==> flow/design.v <==
module vga_controller #(
  parameter H_BACK_PORCH = 48,       
  parameter H_DISPLAY_TIME = 640,    
  parameter H_FRONT_PORCH = 16,      
  parameter H_SYNC_TIME = 96,        
  parameter H_TOTAL = H_BACK_PORCH + H_DISPLAY_TIME + H_FRONT_PORCH + H_SYNC_TIME, 
  parameter V_BACK_PORCH = 33,       
  parameter V_DISPLAY_TIME = 480,    
  parameter V_FRONT_PORCH = 10,      
  parameter V_SYNC_TIME = 2,         
  parameter V_TOTAL = V_BACK_PORCH + V_DISPLAY_TIME + V_FRONT_PORCH + V_SYNC_TIME
)(
  input logic clk,  
  input logic [8:0] sw,  
  output logic clk_en_25MHz = 0,  
  output logic [2:0] red,  
  output logic [2:0] green,  
  output logic [2:0] blue,  
  output logic h_sync = 0,  
  output logic v_sync = 0  
);
  always_ff @(posedge clk) begin
    clk_en_25MHz <= !clk_en_25MHz;
  end
  logic [9:0] h_counter = 0;  
  logic h_display = 0;  
  logic new_line = 0;  
  logic [9:0] h_counter_inc;  
  assign h_counter_inc = h_counter + 1;
  always_ff @(posedge clk) begin
    if (clk_en_25MHz) begin
      if (h_counter == H_TOTAL - 1) begin
        h_counter <= 0;
      end else begin
        h_counter <= h_counter_inc;
      end
      h_display <= (h_counter_inc >= H_BACK_PORCH && h_counter_inc < H_BACK_PORCH + H_DISPLAY_TIME);
      h_sync <= (h_counter_inc >= H_BACK_PORCH + H_DISPLAY_TIME + H_FRONT_PORCH && h_counter_inc < H_TOTAL);
      new_line <= h_counter_inc == H_TOTAL - 1;
    end
  end
  logic [9:0] v_counter = 0;  
  logic v_display = 0;  
  logic [9:0] v_counter_inc;  
  assign v_counter_inc = v_counter + 1;
  always_ff @(posedge clk) begin
    if (clk_en_25MHz && new_line) begin
      if (v_counter == V_TOTAL - 1) begin
        v_counter <= 0;
      end else begin
        v_counter <= v_counter_inc;
      end
      v_display <= (v_counter_inc >= V_BACK_PORCH && v_counter_inc < V_BACK_PORCH + V_DISPLAY_TIME);
      v_sync <= (v_counter_inc >= V_BACK_PORCH + V_DISPLAY_TIME + V_FRONT_PORCH && v_counter_inc < V_TOTAL);
    end
  end
  assign red = (h_display && v_display)? sw[8:6]: 3'b0;
  assign green = (h_display && v_display)? sw[5:3]: 3'b0;
  assign blue = (h_display && v_display)? sw[2:0]: 3'b0;
endmodule
# Step by step through the tools: vga_controller
# What the tools print for vga_controller, step after step.
# Lines are those of the file above, counted from 1.
# Operators carry their Yosys type and port widths (W data, S select, Z words).
# Cell names lack the library's common part.
# The mark -- stands for no value.
# inputs
top	vga_controller
clock	clk
lib	sky130hd
corner	tt_025C_1v80

# After elaboration
# Yosys after proc, flatten, opt, wreduce and memory -nomap, before mapping. Enables and synchronous resets that opt folds into registers are not counted as muxes. Memory bits, and registers merged into a memory's read port (data or address), are not among the register bits. Print and check cells are not counted. Equal cells are merged and count once.
# bits
ff_bits	26
output_inout_bits	12
wordCells	31
# op_classes
n_addsub	2
cmp	8
eq_ne	3
muxes	3
n_reduce_logical	7
# op_table
op	count
$lt A10 B10 Y1 const B	4
$eq A10 B10 Y1 const B	3
$add A10 B1 Y10 const B	2
$ge A10 B10 Y1 const B	2
$ge A10 B6 Y1 const B	2
$mux W3	3
$logic_and A1 B1 Y1	6
$logic_not A1 Y1	1

# Logic depth
# Depth = most cells in a row (Yosys ltp): at word level without a register or memory, in the mapped netlist without a sequential cell, where the memories' decode and read muxes count.
# depth
word_depth	3
abc_area	1
mapped_depth	11

# After synthesis
# The flow's flattened synthesis, as Yosys stat reports it; memories are mapped. The netlist is that of the ABC_AREA named above (0 if unset); the other value can give another one.
# by_type
cell_type	count	type_area_um2
edfxtp_1	25	750.72
nand2_1	55	206.448
inv_1	38	142.637
nor2_1	37	138.883
nand3_1	19	95.091
ha_1	6	75.072
nand4_1	7	43.792
nor2_2	5	31.28
nand3_2	3	30.029
xor2_1	3	26.275
nand2_2	4	25.024
dfxtp_1	1	20.019
xnor2_1	2	17.517
nor4_2	1	12.512
mux2_2	1	11.261
o21bai_2	1	11.261
a21oi_2	1	8.758
clkinv_1	2	7.507
# Other cell types: 5; their cells: 5.
# mapped
cell_count	216
yosys_area_mm2	0.0016854
sequential_area_mm2	0.0007707
ff_cells	26

# Timing after synthesis
# Source: OpenSTA report_checks on the synthesized netlist (no wires, ideal clock, input and output delay 20% of the period each), path of least setup slack; recovery checks are left aside. Register names are those of the netlist, which keeps one name where synthesis merged equal registers.
# synth_timing
path_type	flip-flop to flip-flop
start	register v_counter[0]
end	register v_counter[0]
clock_period_ns	1.96
setup_ns	0.281
launch_ns	0.000
arrival_time_ns	1.424
t_required_ns	1.679
slack_ns	0.256
path_delay_ns	1.705
path_stages	6
synth_period_reached_ns	1.704
# "path_delay_ns" = arrival - input delay + setup time.
# "path_stages": output pins that drive a net of the path, with the launching flip-flop's if there is one; two outputs of one cell count as two.
# "synth_period_reached_ns" is the clock period less the worst setup slack; recovery checks do not enter. This is arithmetic on one report: input and output delays are still those of the set period (20% each).
# Between the ends stands the longest chain of elaborated cells between them, by number of cells; it is not shown to be the way that was timed. Of several equally long chains one is given.
# A line is the first line of the expression or statement that the cell stems from. Yosys adds cells for indexed reads and writes and turns some case tables into memories.
# synth_via
cell_sequence	edfxtp_1 > inv_1 > ha_1 > nand3_1 > nor4_1 > nor2_1
elab_chain_len	1
cells_between	2
lines_between	2
cone_classes	add/sub (1); eq/ne (1)
# synth_rtl
element	line	source
from (decl)	42	logic [9:0] v_counter = 0;
from (assign)	49	v_counter <= 0;
from (assign)	51	v_counter <= v_counter_inc;
$add A10 B1 Y10	45	assign v_counter_inc = v_counter + 1;
to (assign)	49
to (assign)	51
to (decl)	42

# Worst path after layout
# From the final timing report of entry B: the path of least setup slack in the routed layout; clock arrival at registers is part of the times.
# layout_timing
path_type	flip-flop to flip-flop
start	register v_counter[0]
end	register v_display
clock_period_ns	1.21
setup_ns	0.23
launch_ns	0.27
arrival_time_ns	1.67
t_required_ns	1.25
slack_ns	-0.42
path_stages	11
# Between the ends stands the longest chain of elaborated cells between them, by number of cells; it is not shown to be the way that was timed. Of several equally long chains one is given.
# layout_via
cell_sequence	edfxtp_1 > ha_4 > nand3_4 > clkinv_4 > nand4_1 > nand2_2 > nand2_2 > nor2_4 > buf_4 > nand3_2 > nand2_2
elab_chain_len	3
cells_between	4
lines_between	2
cone_classes	add/sub (1); compare (2); reduce/logical (1)
# layout_rtl
element	line	source
from (decl)	42	logic [9:0] v_counter = 0;
from (assign)	49	v_counter <= 0;
from (assign)	51	v_counter <= v_counter_inc;
$add A10 B1 Y10	45	assign v_counter_inc = v_counter + 1;
$ge A10 B6 Y1	53	v_display <= (v_counter_inc >= V_BACK_PORCH && v_counter_inc < V_BACK_PORCH + V_DISPLAY_TIME);
$logic_and A1 B1 Y1	53
to (assign)	53
to (decl)	43	logic v_display = 0;

Memo
Re: implementation data of vga_controller

Design vga_controller on sky130hd. What follows are 2 stored runs of the flow, each under its own settings; their order means nothing. The constraints put input and output delay at 20% of the set period each and load the outputs with 0.01 pF.
"clock_period_reached_ns" means the clock period less the worst setup slack. The figure is calculated, with input and output delays left at 20% of the set period.
"worstPathTime_ns" is the time allowed to the run's worst setup path (the clock period less input and output delay, where it has them) less its slack. Clock arrival times count: a late capture clock shortens it, a late launch clock lengthens it.
"power.total_mw": no workload was simulated; the value follows from the tool's default switching activity.

Entry A, flow files:
==> flow/run.sh <==
#!/bin/bash
# the make line also repeats the synthesis and layout settings of config.mk as NAME=value (left out here)
make -C /OpenROAD-flow-scripts/flow DESIGN_CONFIG=/design/flow/config.mk WORK_HOME=/design/flow/orfs CLKGATE_MAP_FILE= finish
==> flow/config.mk <==
export PLATFORM = sky130hd
export DESIGN_NAME = vga_controller
export DESIGN_NICKNAME = vga_controller
export VERILOG_FILES = /design/flow/design.v
export SDC_FILE = /design/flow/constraint.sdc
export NUM_CORES = 4
export LEC_CHECK = 0
export ABC_AREA = 1
export CAP_MARGIN = 25
export CELL_PAD_IN_SITES_DETAIL_PLACEMENT = 2
export CORE_MARGIN = 2
export CORE_UTILIZATION = 47
export CTS_CLUSTER_DIAMETER = 193
export GPL_ROUTABILITY_DRIVEN = 0
export GPL_TIMING_DRIVEN = 1
export MAX_ROUTING_LAYER = met5
export MIN_ROUTING_LAYER = met1
export PLACE_DENSITY = 0.56
export SLEW_MARGIN = 20
export TNS_END_PERCENT = 5
==> flow/constraint.sdc <==
create_clock -name core_clock -period 1.42 [get_ports {clk}]
set_input_delay 0.2840 -clock core_clock [delete_from_list [all_inputs] [get_ports {clk}]]
set_output_delay 0.2840 -clock core_clock [all_outputs]
set_load 0.01 [all_outputs]

Entry A: no results, placement failed with DPL-0033

Entry B, flow files:
==> flow/run.sh <==
#!/bin/bash
# the make line also repeats the synthesis and layout settings of config.mk as NAME=value (left out here)
make -C /OpenROAD-flow-scripts/flow DESIGN_CONFIG=/design/flow/config.mk WORK_HOME=/design/flow/orfs CLKGATE_MAP_FILE= finish
==> flow/config.mk <==
export PLATFORM = sky130hd
export DESIGN_NAME = vga_controller
export DESIGN_NICKNAME = vga_controller
export VERILOG_FILES = /design/flow/design.v
export SDC_FILE = /design/flow/constraint.sdc
export NUM_CORES = 4
export LEC_CHECK = 0
export ABC_AREA = 1
export CAP_MARGIN = 20
export CELL_PAD_IN_SITES_DETAIL_PLACEMENT = 0
export CELL_PAD_IN_SITES_GLOBAL_PLACEMENT = 1
export CORE_ASPECT_RATIO = 1.47
export CORE_MARGIN = 2
export CORE_UTILIZATION = 22
export GPL_ROUTABILITY_DRIVEN = 1
export GPL_TIMING_DRIVEN = 0
export MAX_ROUTING_LAYER = met5
export PLACE_DENSITY_LB_ADDON = 0.14
export SETUP_SLACK_MARGIN = 0.05
export SLEW_MARGIN = 20
==> flow/constraint.sdc <==
create_clock -name core_clock -period 1.21 [get_ports {clk}]
set_input_delay 0.2420 -clock core_clock [delete_from_list [all_inputs] [get_ports {clk}]]
set_output_delay 0.2420 -clock core_clock [all_outputs]
set_load 0.01 [all_outputs]

==> results of entry B, as CSV <==
result,value
clock_period_reached_ns,1.633
setup_ws_ns,-0.423
finalCellArea_mm2,0.0028502
worstPathTime_ns,1.63
worstPathKind,"flip-flop to flip-flop"
setup_tns_ns,-8.279
synthArea_mm2,0.0016854
die_mm2,0.00839
finalUtil_frac,0.384
power.total_mw,1.629
